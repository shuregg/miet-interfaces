==> flow/design.v <==
`timescale 1ns / 1ps
module encoder
(
  input  logic         clk_i,
  input  logic         arst_i,
  input  logic         data_i,
  output logic [7:0]  data_o
);
parameter max_tab_in  = 4;
parameter max_tab_out = 8;
integer seq_bit_cnt = 0;
logic  [max_tab_in-1:0]  SR_IN;
logic  [max_tab_out-1:0] SR_OUT;
logic                    last_bit_out;
always_ff @(posedge clk_i or negedge arst_i) begin
  if(!arst_i) begin
    data_o      <= 8'b0;
    seq_bit_cnt  = 0;
  end else begin
      SR_IN <= {SR_IN[2:0], data_i};
      seq_bit_cnt = seq_bit_cnt + 1;
      case(seq_bit_cnt)
        4: begin
          case(SR_IN)
            4'b0010: begin  
              SR_OUT <= {
                SR_OUT[0],  SR_OUT[0],
               ~SR_OUT[0], ~SR_OUT[0],
               ~SR_OUT[0],  SR_OUT[0],
                SR_OUT[0],  SR_OUT[0]};
              data_o <= {
                SR_OUT[0],  SR_OUT[0],
               ~SR_OUT[0], ~SR_OUT[0],
               ~SR_OUT[0],  SR_OUT[0],
                SR_OUT[0],  SR_OUT[0]};
              seq_bit_cnt = 0;
            end
            4'b0011: begin   
              SR_OUT <= {
                SR_OUT[0],  SR_OUT[0],
                SR_OUT[0],  SR_OUT[0],
               ~SR_OUT[0], ~SR_OUT[0],
               ~SR_OUT[0], ~SR_OUT[0]};
              seq_bit_cnt = 0;
              data_o <= {
                SR_OUT[0],  SR_OUT[0],
                SR_OUT[0],  SR_OUT[0],
               ~SR_OUT[0], ~SR_OUT[0],
               ~SR_OUT[0], ~SR_OUT[0]};
            end
            default: begin
              SR_OUT <= SR_OUT;
              data_o <= SR_OUT;
              seq_bit_cnt = 2;
            end
          endcase
        end
        3: begin
          case(SR_IN[2:0]) 
            3'b000: begin  
              SR_OUT <= {SR_OUT[1:0], 
                SR_OUT[0],  SR_OUT[0],
                SR_OUT[0], ~SR_OUT[0], 
               ~SR_OUT[0], ~SR_OUT[0]};
              data_o <= {SR_OUT[1:0], 
                SR_OUT[0],  SR_OUT[0],
                SR_OUT[0], ~SR_OUT[0], 
               ~SR_OUT[0], ~SR_OUT[0]};
              seq_bit_cnt = 0;
            end
            3'b010: begin  
              SR_OUT <= {SR_OUT[1:0],
               ~SR_OUT[0], ~SR_OUT[0],
               ~SR_OUT[0],  SR_OUT[0],
                SR_OUT[0],  SR_OUT[0]};
              data_o <= {SR_OUT[1:0],
               ~SR_OUT[0], ~SR_OUT[0],
               ~SR_OUT[0],  SR_OUT[0],
                SR_OUT[0],  SR_OUT[0]};
              seq_bit_cnt = 0;
            end
            3'b011: begin  
              SR_OUT <= {SR_OUT[1:0],
                SR_OUT[0],  SR_OUT[0],  
               ~SR_OUT[0], ~SR_OUT[0],  
               ~SR_OUT[0], ~SR_OUT[0]}; 
              data_o <= {SR_OUT[1:0],
                SR_OUT[0],  SR_OUT[0],  
               ~SR_OUT[0], ~SR_OUT[0],  
               ~SR_OUT[0], ~SR_OUT[0]}; 
              seq_bit_cnt = 0;
            end
            default: begin
              SR_OUT <= SR_OUT;
              data_o <= SR_OUT;
              seq_bit_cnt = 2;
            end
          endcase
        end
        2: begin
          case(SR_IN[1:0]) 
            2'b10: begin  
              SR_OUT <= {SR_OUT[3:0],
                SR_OUT[0], ~SR_OUT[0],  
               ~SR_OUT[0], ~SR_OUT[0]}; 
              data_o <= {SR_OUT[3:0],
                SR_OUT[0], ~SR_OUT[0],  
               ~SR_OUT[0], ~SR_OUT[0]}; 
              seq_bit_cnt = 0;
            end
            2'b11: begin  
              SR_OUT <= {SR_OUT[3:0],
               ~SR_OUT[0], ~SR_OUT[0],
               ~SR_OUT[0], ~SR_OUT[0]};
              data_o <= {SR_OUT[3:0],
               ~SR_OUT[0], ~SR_OUT[0],
               ~SR_OUT[0], ~SR_OUT[0]};
              seq_bit_cnt = 0;
            end
            default: begin
              SR_OUT <= SR_OUT;
              data_o <= SR_OUT;
            end
          endcase
        end
        default:  begin
          SR_OUT <= SR_OUT;
          data_o <= SR_OUT;
        end
      endcase
    end
end
endmodule
* Tool chain data of encoder
The steps from the RTL of encoder to its reports follow in flow order. Line numbers count from 1 in the design file above. Cell names lack the library's common part. The mark n/a stands for no value.
Design: top encoder, clock input clk_i, cell library sky130hd, timing corner tt_025C_1v80

* After elaboration
Source: Yosys, flattened and elaborated, memories not mapped. Widths are those after wreduce; folded enables and synchronous resets count as part of the registers. Registers that Yosys merges into a memory's read port (data or address) are not register bits. Print and check cells do not count. Equal cells are merged and count once.
Storage and ports: flip-flop bits (word level) 52, bits of input ports 3, output and inout port bits 8, cells after elaboration 27
Cells by class: $add $sub $neg 1, equality and inequality tests 9, muxes and demuxes 8, bitwise operators 1, reduce/logical cells 4
Operator list (number):
- 32-bit case mux with 3-bit select | 1
- 32-bit by 2-bit equality test with 1-bit output with constant B | 2
- 8-bit case mux with 3-bit select | 2
- 32-bit by 2-bit adder with 32-bit output with constant B | 1
- 32-bit by 3-bit equality test with 1-bit output with constant B | 1
- 32-bit two-way mux | 1
- 8-bit case mux with 2-bit select | 2
- 4-bit by 2-bit equality test with 1-bit output with constant B | 2
- 3-bit by 2-bit equality test with 1-bit output with constant B | 2
- 2-bit equality test with constant B | 2
- 2-bit OR reduction | 2
- 2-bit two-way mux | 2
- 3-bit logical NOT | 1
- 3-bit OR reduction | 1
- 1-bit inverter | 1

* Depth
Longest topological path by Yosys (ltp), each cell counted once; first at word level (registers and memories cut), then after technology mapping (sequential cells cut; the memories' decode and read muxes count).
Depth: depth after elaboration 4, ABC_AREA 0, gate-level depth with buffers 11, gate-level depth less buffers 9

* Mapped cells and area
The flow's flattened synthesis, as Yosys stat reports it; memories are mapped. The netlist is that of the ABC_AREA named above (0 if unset); the other value can give another one. The area totals of this step are shown rounded.
Mapped netlist: standard cells after synthesis 295, mapped area 2960 um^2, sequential area 1360 um^2, flip-flops 52, buffers 7
Cell types:
- dfrtp_1 | number 40, area in all 1000.96 um^2
- edfxtp_1 | number 12, area in all 360.346 um^2
- xnor2_1 | number 24, area in all 210.202 um^2
- nand2_1 | number 26, area in all 97.594 um^2
- nand4_1 | number 15, area in all 93.84 um^2
- a21oi_1 | number 15, area in all 75.072 um^2
- nor3_1 | number 14, area in all 70.067 um^2
- nor2_1 | number 18, area in all 67.565 um^2
- nand3_1 | number 13, area in all 65.062 um^2
- nor4_1 | number 10, area in all 62.56 um^2
- xor2_1 | number 7, area in all 61.309 um^2
- ha_1 | number 4, area in all 50.048 um^2
- o2bb2ai_1 | number 4, area in all 35.034 um^2
- buf_6 | number 3, area in all 33.782 um^2
- a31oi_1 | number 5, area in all 31.28 um^2
- and2_1 | number 5, area in all 31.28 um^2
- or2_2 | number 5, area in all 31.28 um^2
- inv_1 | number 8, area in all 30.029 um^2
Not listed: further types 39, cells in them 67.

* Path before layout
OpenSTA on the mapped netlist: ideal clock, no wires. The path of least setup slack (recovery checks aside). Input and output delay are each 20% of the period. Register names are those of the netlist, which keeps one name where synthesis merged equal registers.
Timing post-synthesis: path kind register to register, from register seq_bit_cnt[0], to register SR_OUT[0], period 3.07 ns, setup time 0.277 ns, time at the first pin 0.000 ns, arrival time 2.907 ns, required time 2.793 ns, path slack -0.113 ns, path delay 3.184 ns, stages on the path 10, buffers on the path 1, synthesis period reached 3.183 ns
"path delay" = arrival - input delay + setup time. "stages on the path" counts driving pins, that of a launching flip-flop among them; a cell with two outputs on the path counts twice. "synthesis period reached" = period - worst setup slack (recovery checks aside). The figure is calculated, with input and output delays left at 20% of the set period. The rows between start and end are the longest chain of elaborated cells between them; the timing report does not say that the signal goes this way. Where chains are equally long, one stands for them. A line is the first line of the expression or statement that the cell stems from. Yosys adds cells for indexed reads and writes and turns some case tables into memories. At most two assigning lines are given for a register; there are more.
On the way, post-synthesis: cell sequence dfrtp_1 -> nand4_1 -> or4b_1 -> or2_2 -> xnor2_1 -> or4_4 -> nor4_4 -> and2_1 -> buf_6 -> a31oi_1, cells in the longest elaborated chain 3, elaborated cells on any way between the ends 5, source lines of those cells 2, those cells by class add/sub (1); eq/ne (3); mux (1)
Ends and longest elaborated chain, post-synthesis:
- start: declaration | RTL line 11 | integer seq_bit_cnt = 0;
- start: assignment | RTL line 18 | seq_bit_cnt  = 0;
- start: assignment | RTL line 21 | seq_bit_cnt = seq_bit_cnt + 1;
- 32-bit by 2-bit adder with 32-bit output | RTL line 21
- 32-bit by 2-bit equality test with 1-bit output | RTL line 22 | case(seq_bit_cnt)
- 8-bit case mux with 3-bit select | RTL line 22
- end: assignment | RTL line 26 | SR_OUT <= {
- end: assignment | RTL line 39 | SR_OUT <= {
- end: declaration | RTL line 13 | logic  [max_tab_out-1:0] SR_OUT;

* Path in the finished layout
From the final timing report of flow run 2: the path of least setup slack in the routed layout; clock arrival at registers is part of the times.
Timing post-layout: path kind register to register, from register seq_bit_cnt[9], to register SR_OUT[2], period 3.26 ns, setup time 0.24 ns, time at the first pin 0.31 ns, arrival time 3.04 ns, required time 3.33 ns, path slack 0.29 ns, stages on the path 10, buffers on the path 1
The rows between start and end are the longest chain of elaborated cells between them; the timing report does not say that the signal goes this way. Where chains are equally long, one stands for them. At most two assigning lines are given for a register; there are more.
On the way, post-layout: cell sequence dfrtp_1 -> and4_4 -> or4b_4 -> or2_4 -> xnor2_2 -> or4_4 -> nor4_4 -> buf_6 -> a41oi_2 -> o22a_2, cells in the longest elaborated chain 3, elaborated cells on any way between the ends 5, source lines of those cells 2, those cells by class add/sub (1); eq/ne (3); mux (1)
Ends and longest elaborated chain, post-layout:
- start: declaration | RTL line 11 | integer seq_bit_cnt = 0;
- start: assignment | RTL line 18 | seq_bit_cnt  = 0;
- start: assignment | RTL line 21 | seq_bit_cnt = seq_bit_cnt + 1;
- 32-bit by 2-bit adder with 32-bit output | RTL line 21
- 32-bit by 2-bit equality test with 1-bit output | RTL line 22 | case(seq_bit_cnt)
- 8-bit case mux with 3-bit select | RTL line 22
- end: assignment | RTL line 26 | SR_OUT <= {
- end: assignment | RTL line 39 | SR_OUT <= {
- end: declaration | RTL line 13 | logic  [max_tab_out-1:0] SR_OUT;

Ticket comment

Module encoder, platform sky130hd: 2 stored runs of the flow (Yosys, OpenROAD) with differing settings, in no particular order. Input and output delays are each 20% of the period that was set; the output load is 0.01 pF.
"worst setup path time" = time allowed to the worst setup path (clock period - input delay - output delay, where it has them) - its slack; a late launch clock adds to it, a late capture clock takes from it.
By "total power of the final layout" is meant OpenSTA's value without simulated activity: inputs other than the clock are taken to toggle once in ten clock periods, and the tool carries that through the logic.
The measured numbers are rounded.

[flow run 1] flow files
==> flow/run.sh <==
#!/bin/bash
# the make line also repeats the synthesis and layout settings of config.mk as NAME=value (left out here)
make -C /OpenROAD-flow-scripts/flow DESIGN_CONFIG=/design/flow/config.mk WORK_HOME=/design/flow/orfs CLKGATE_MAP_FILE= finish
==> flow/config.mk <==
export PLATFORM = sky130hd
export DESIGN_NAME = encoder
export DESIGN_NICKNAME = encoder
export VERILOG_FILES = /design/flow/design.v
export SDC_FILE = /design/flow/constraint.sdc
export NUM_CORES = 4
export LEC_CHECK = 0
export ABC_AREA = 0
export CAP_MARGIN = 40
export CELL_PAD_IN_SITES_DETAIL_PLACEMENT = 1
export CELL_PAD_IN_SITES_GLOBAL_PLACEMENT = 1
export CORE_ASPECT_RATIO = 0.81
export CORE_MARGIN = 7
export CORE_UTILIZATION = 72
export GPL_ROUTABILITY_DRIVEN = 1
export MAX_ROUTING_LAYER = met4
export SETUP_SLACK_MARGIN = 0.74
export SLEW_MARGIN = 20
==> flow/constraint.sdc <==
create_clock -name core_clock -period 2.55 [get_ports {clk_i}]
set_input_delay 0.5100 -clock core_clock [delete_from_list [all_inputs] [get_ports {clk_i}]]
set_output_delay 0.5100 -clock core_clock [all_outputs]
set_load 0.01 [all_outputs]

[flow run 1] result: stopped before the end: placement reported GPL-0301

[flow run 2] flow files
==> flow/run.sh <==
#!/bin/bash
# the make line also repeats the synthesis and layout settings of config.mk as NAME=value (left out here)
make -C /OpenROAD-flow-scripts/flow DESIGN_CONFIG=/design/flow/config.mk WORK_HOME=/design/flow/orfs CLKGATE_MAP_FILE= finish
==> flow/config.mk <==
export PLATFORM = sky130hd
export DESIGN_NAME = encoder
export DESIGN_NICKNAME = encoder
export VERILOG_FILES = /design/flow/design.v
export SDC_FILE = /design/flow/constraint.sdc
export NUM_CORES = 4
export LEC_CHECK = 0
export CAP_MARGIN = 20
export CORE_MARGIN = 2
export CORE_UTILIZATION = 40
export SETUP_SLACK_MARGIN = 0.96
export SLEW_MARGIN = 20
==> flow/constraint.sdc <==
create_clock -name core_clock -period 3.26 [get_ports {clk_i}]
set_input_delay 0.6520 -clock core_clock [delete_from_list [all_inputs] [get_ports {clk_i}]]
set_output_delay 0.6520 -clock core_clock [all_outputs]
set_load 0.01 [all_outputs]

[flow run 2] result: total power of the final layout 2.73 mW; area of the synthesized netlist 2960 um^2; standard-cell area after layout 3750 um^2; worst setup path time 2.97 ns; worst path kind register to register; overall die area 8100 um^2; setup slack of the worst path 0.291 ns
