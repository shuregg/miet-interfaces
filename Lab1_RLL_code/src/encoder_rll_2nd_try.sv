==> flow/design.v <==
`timescale 1ns / 1ps
module encoder_rll_2nd_try
  (
    input logic         clk_i,
    input logic  [3:0]  data_i,
    output logic [7:0]  data_o
  );
  parameter [1:0]  buff_width      = 4;
  logic     [3:0]  buffer_in;
  logic     [7:0]  buffer_out;
  integer          clock_delay_cnt = 0;
  always_ff @(posedge clk_i) begin
    buffer_in <= data_i;
    case(buffer_in)
        4'b1111: begin  
          buffer_out = {
           buffer_out[3],  buffer_out[2],
           buffer_out[1],  buffer_out[0],
          ~buffer_out[0], ~buffer_out[0],
          ~buffer_out[0], ~buffer_out[0]};
          data_o = buffer_out;
        end
        4'b0111: begin  
          buffer_out <= {
           buffer_out[3],  buffer_out[2],
           buffer_out[1],  buffer_out[0],
          ~buffer_out[0], ~buffer_out[0],
          ~buffer_out[0], ~buffer_out[0]};
          data_o = buffer_out;
        end
        4'b0110: begin  
          buffer_out = {
           buffer_out[3],  buffer_out[2],
           buffer_out[1],  buffer_out[0],
           buffer_out[0], ~buffer_out[0],  
          ~buffer_out[0], ~buffer_out[0]}; 
          data_o = buffer_out;
        end
        4'b1110: begin  
          buffer_out = {
           buffer_out[3],  buffer_out[2],
           buffer_out[1],  buffer_out[0],
           buffer_out[0], ~buffer_out[0],  
          ~buffer_out[0], ~buffer_out[0]}; 
          data_o = buffer_out;
        end
        4'b1011: begin  
          buffer_out = {
           buffer_out[1],  buffer_out[0],
           buffer_out[0],  buffer_out[0],  
          ~buffer_out[0], ~buffer_out[0],  
          ~buffer_out[0], ~buffer_out[0]}; 
          data_o = buffer_out;
        end
        4'b1010: begin  
          buffer_out = {
           buffer_out[1],  buffer_out[0],
          ~buffer_out[0], ~buffer_out[0],
          ~buffer_out[0],  buffer_out[0],
           buffer_out[0],  buffer_out[0]};
           data_o = buffer_out;
        end
        4'b0000: begin  
          buffer_out = {
           buffer_out[1],  buffer_out[0], 
           buffer_out[0],  buffer_out[0],
           buffer_out[0], ~buffer_out[0], 
          ~buffer_out[0], ~buffer_out[0]};
          data_o = buffer_out;
        end
        4'b1000: begin  
          buffer_out = {
           buffer_out[1],  buffer_out[0], 
           buffer_out[0],  buffer_out[0],
           buffer_out[0], ~buffer_out[0], 
          ~buffer_out[0], ~buffer_out[0]};
          data_o = buffer_out;
        end
        4'b0011: begin  
          buffer_out = {
           buffer_out[0],  buffer_out[0],
           buffer_out[0],  buffer_out[0],
          ~buffer_out[0], ~buffer_out[0],
          ~buffer_out[0], ~buffer_out[0]};
        end
        4'b0010: begin  
          buffer_out = {
           buffer_out[0],  buffer_out[0],
          ~buffer_out[0], ~buffer_out[0],
          ~buffer_out[0],  buffer_out[0],
           buffer_out[0],  buffer_out[0]};
           data_o = buffer_out;
        end
        default: begin
        end
    endcase
  end
endmodule
== Reports on encoder_rll_2nd_try ==
Tool output for the design above, in the order of the flow.
Line numbers count from 1 in the design file above.
The mark -- stands for no value.
Design
  design top: encoder_rll_2nd_try
  clock input: clk_i
  library: sky130hd
  corner: tt_025C_1v80

== After elaboration ==
Yosys after proc, flatten, opt, wreduce and memory -nomap, before mapping. Memory bits, and registers merged into a memory's read port (data or address), are not among the register bits. Print and check cells are not counted. Equal cells are merged and count once.
Word-level totals
  ROM bits: 0
  output and inout port bits: 8
  clocked read ports x word width: 0
  input bits: 5
  cells after elaboration: 26
  memories kept: 0
  register bits: 20
  RAM bits: 0
  latch bits: 0
Operators by class
  eq/ne operators: 9
  div/mod/pow operators: 0
  add/sub/neg operators: 0
  shift operators: 0
  order comparisons: 0
  reductions and logical operators: 8
  multiply operators: 0
  muxes and demuxes: 2
  bitwise gates (word level): 3
Operator list (number)
  8-bit parallel mux with 7-bit select: 2
  4-bit == test with constant B: 5
  7-bit nonzero test: 2
  4-bit by 2-bit == test with 1-bit output with constant B: 2
  4-bit by 3-bit == test with 1-bit output with constant B: 2
  2-bit OR reduction: 3
  5-bit nonzero test: 1
  4-bit logical NOT: 1
  1-bit NOT: 3
  3-bit AND reduction: 1

== Depth ==
Longest topological path by Yosys (ltp), each cell counted once; first at word level (registers and memories cut), then after technology mapping (sequential cells cut; the memories' decode and read muxes count).
Logic depth
  word-level depth: 4
  ABC_AREA: 0
  mapped depth: 6
  depth with buffers taken out: 4

== After synthesis ==
Source: synth_stat.txt of the flow (Yosys; design flattened, memories mapped). It holds for the ABC_AREA given above (unset counts as 0); a run with the other value may have another netlist.
The area totals of this step are shown rounded.
Cells by type (number)
  sky130_fd_sc_hd__edfxtp_1: 14
  sky130_fd_sc_hd__dfxtp_1: 4
  sky130_fd_sc_hd__o22ai_1: 8
  sky130_fd_sc_hd__xnor2_1: 5
  sky130_fd_sc_hd__buf_4: 5
  sky130_fd_sc_hd__a21oi_1: 7
  sky130_fd_sc_hd__nor2b_1: 5
  sky130_fd_sc_hd__o21ai_0: 5
  sky130_fd_sc_hd__nor2_1: 6
  sky130_fd_sc_hd__buf_2: 4
  sky130_fd_sc_hd__a31oi_1: 3
  sky130_fd_sc_hd__a32oi_1: 2
  sky130_fd_sc_hd__o22a_1: 2
  sky130_fd_sc_hd__a21o_1: 2
  sky130_fd_sc_hd__nand2b_1: 2
  sky130_fd_sc_hd__nor4_2: 1
  sky130_fd_sc_hd__inv_1: 3
  sky130_fd_sc_hd__nand2_1: 3
Other cell types: 15; their cells: 16.
Synthesis totals
  buffer cells: 9
  sequential area: 500 um^2
  flip-flop cells: 18
  cell area after synthesis: 1000 um^2
  standard cells after synthesis: 97

== Path before layout ==
Path of least setup slack by OpenSTA after synthesis, without wires, with an ideal clock, recovery checks aside; 20% of the period is set as input and as output delay. Where synthesis merged equal registers, the netlist keeps one of their names.
Timing after synthesis
  path type: register to register
  start point: register buffer_in[0]
  end point: register data_o[0]
  arrival time: 1334 ps
  driving pins on the path: 5
  clock period: 4040 ps
  setup time: 381 ps
  path slack: 2326 ps
  path delay: 1715 ps
  data required time: 3659 ps
  launch time at the first pin: 0 ps
  period reached after synthesis: 1714 ps
"path delay" is the arrival time less input delay plus setup time.
"driving pins on the path": output pins that drive a net of the path, with the launching flip-flop's if there is one; two outputs of one cell count as two.
"period reached after synthesis" = period - worst setup slack (recovery checks aside). The figure is calculated, with input and output delays left at 20% of the set period.
The rows between start and end are the longest chain of elaborated cells between them; the timing report does not say that the signal goes this way. Where chains are equally long, one stands for them.
Each line given opens the expression or statement behind the cell; cells for indexed reads and writes are added by Yosys, which also makes memories of some case tables.
At most two assigning lines are given for a register; there are more.
The path ends at the enable pin of a flip-flop; only ways to that pin are counted.
On the way, after synthesis
  cell sequence: sky130_fd_sc_hd__dfxtp_1 -> sky130_fd_sc_hd__buf_4 -> sky130_fd_sc_hd__buf_2 -> sky130_fd_sc_hd__buf_2 -> sky130_fd_sc_hd__o21ai_0
  length of the longest elaborated chain: 3
Ends and longest elaborated chain, after synthesis
  start: declaration: line 9  | logic     [3:0]  buffer_in;
  start: assignment: line 13  | buffer_in <= data_i;
  4-bit == test: line 14  | case(buffer_in)
  2-bit OR reduction
  7-bit nonzero test
  end: assignment: line 21  | data_o = buffer_out;
  end: assignment: line 29  | data_o = buffer_out;
  end: declaration: line 6  | output logic [7:0]  data_o

== Path in the finished layout ==
From the final timing report of entry A: the path of least setup slack in the routed layout; clock arrival at registers is part of the times.
The path's times are printed in steps of 10 ps; the period is the one set.
Timing after layout
  path type: register to register
  start point: register buffer_in[2]
  end point: register data_o[5]
  clock period: 1440 ps
  driving pins on the path: 6
  launch time at the first pin: 300 ps
  path slack: 30 ps
  setup time: 230 ps
  arrival time: 1480 ps
  data required time: 1500 ps
The rows between start and end are the longest chain of elaborated cells between them; the timing report does not say that the signal goes this way. Where chains are equally long, one stands for them.
At most two assigning lines are given for a register; there are more.
The path ends at the data pin of a flip-flop with enable; ways to the enable are not counted.
On the way, after layout
  cell sequence: sky130_fd_sc_hd__dfxtp_2 -> sky130_fd_sc_hd__nor2b_1 -> sky130_fd_sc_hd__buf_4 -> sky130_fd_sc_hd__o21ai_1 -> sky130_fd_sc_hd__o21ai_1 -> sky130_fd_sc_hd__o22a_1
  length of the longest elaborated chain: 3
Ends and longest elaborated chain, after layout
  start: declaration: line 9  | logic     [3:0]  buffer_in;
  start: assignment: line 13  | buffer_in <= data_i;
  4-bit == test: line 14  | case(buffer_in)
  2-bit OR reduction
  8-bit parallel mux with 7-bit select: line 14
  end: assignment: line 21  | data_o = buffer_out;
  end: assignment: line 29  | data_o = buffer_out;
  end: declaration: line 6  | output logic [7:0]  data_o

Stored flow runs of encoder_rll_2nd_try (2 of them; Yosys, OpenROAD, sky130hd). They differ in their settings and are not a sequence. Constraints: input delay and output delay 20% of the set period each, output load 0.01 pF.
By "achieved clock period" is meant the clock period of the run minus its worst setup slack. This is arithmetic on one report: input and output delays are still those of the set period (20% each).
Results are given in rounded form.

Entry A
==> flow/run.sh <==
#!/bin/bash
# the make line also repeats the synthesis and layout settings of config.mk as NAME=value (left out here)
make -C /OpenROAD-flow-scripts/flow DESIGN_CONFIG=/design/flow/config.mk WORK_HOME=/design/flow/orfs CLKGATE_MAP_FILE= finish
==> flow/config.mk <==
export PLATFORM = sky130hd
export DESIGN_NAME = encoder_rll_2nd_try
export DESIGN_NICKNAME = encoder_rll_2nd_try
export VERILOG_FILES = /design/flow/design.v
export SDC_FILE = /design/flow/constraint.sdc
export NUM_CORES = 4
export LEC_CHECK = 0
export CAP_MARGIN = 20
export CORE_MARGIN = 2
export CORE_UTILIZATION = 40
export SLEW_MARGIN = 20
==> flow/constraint.sdc <==
create_clock -name core_clock -period 1.44 [get_ports {clk_i}]
set_input_delay 0.2880 -clock core_clock [delete_from_list [all_inputs] [get_ports {clk_i}]]
set_output_delay 0.2880 -clock core_clock [all_outputs]
set_load 0.01 [all_outputs]

==> results of entry A <==
chip area after synthesis (Yosys): 1,000 um^2
die area: 2,920 um^2
utilization: 50.6 %
worst setup slack after layout: 28 ps
total negative slack: 0 ps
worst hold slack: 403 ps
achieved clock period: 1,412 ps

Entry B
==> flow/run.sh <==
#!/bin/bash
# the make line also repeats the synthesis and layout settings of config.mk as NAME=value (left out here)
make -C /OpenROAD-flow-scripts/flow DESIGN_CONFIG=/design/flow/config.mk WORK_HOME=/design/flow/orfs CLKGATE_MAP_FILE= finish
==> flow/config.mk <==
export PLATFORM = sky130hd
export DESIGN_NAME = encoder_rll_2nd_try
export DESIGN_NICKNAME = encoder_rll_2nd_try
export VERILOG_FILES = /design/flow/design.v
export SDC_FILE = /design/flow/constraint.sdc
export NUM_CORES = 4
export LEC_CHECK = 0
export CAP_MARGIN = 20
export CELL_PAD_IN_SITES_DETAIL_PLACEMENT = 1
export CELL_PAD_IN_SITES_GLOBAL_PLACEMENT = 3
export CORE_ASPECT_RATIO = 0.61
export CORE_MARGIN = 8
export CORE_UTILIZATION = 15
export MAX_ROUTING_LAYER = met5
export MIN_ROUTING_LAYER = met1
export PLACE_DENSITY = 0.37
export SETUP_SLACK_MARGIN = 0.35
export SLEW_MARGIN = 20
==> flow/constraint.sdc <==
create_clock -name core_clock -period 1.6 [get_ports {clk_i}]
set_input_delay 0.3200 -clock core_clock [delete_from_list [all_inputs] [get_ports {clk_i}]]
set_output_delay 0.3200 -clock core_clock [all_outputs]
set_load 0.01 [all_outputs]

==> results of entry B <==
chip area after synthesis (Yosys): 1,000 um^2
die area: 9,620 um^2
utilization: 24.5 %
worst setup slack after layout: 178 ps
total negative slack: 0 ps
worst hold slack: 488 ps
achieved clock period: 1,422 ps
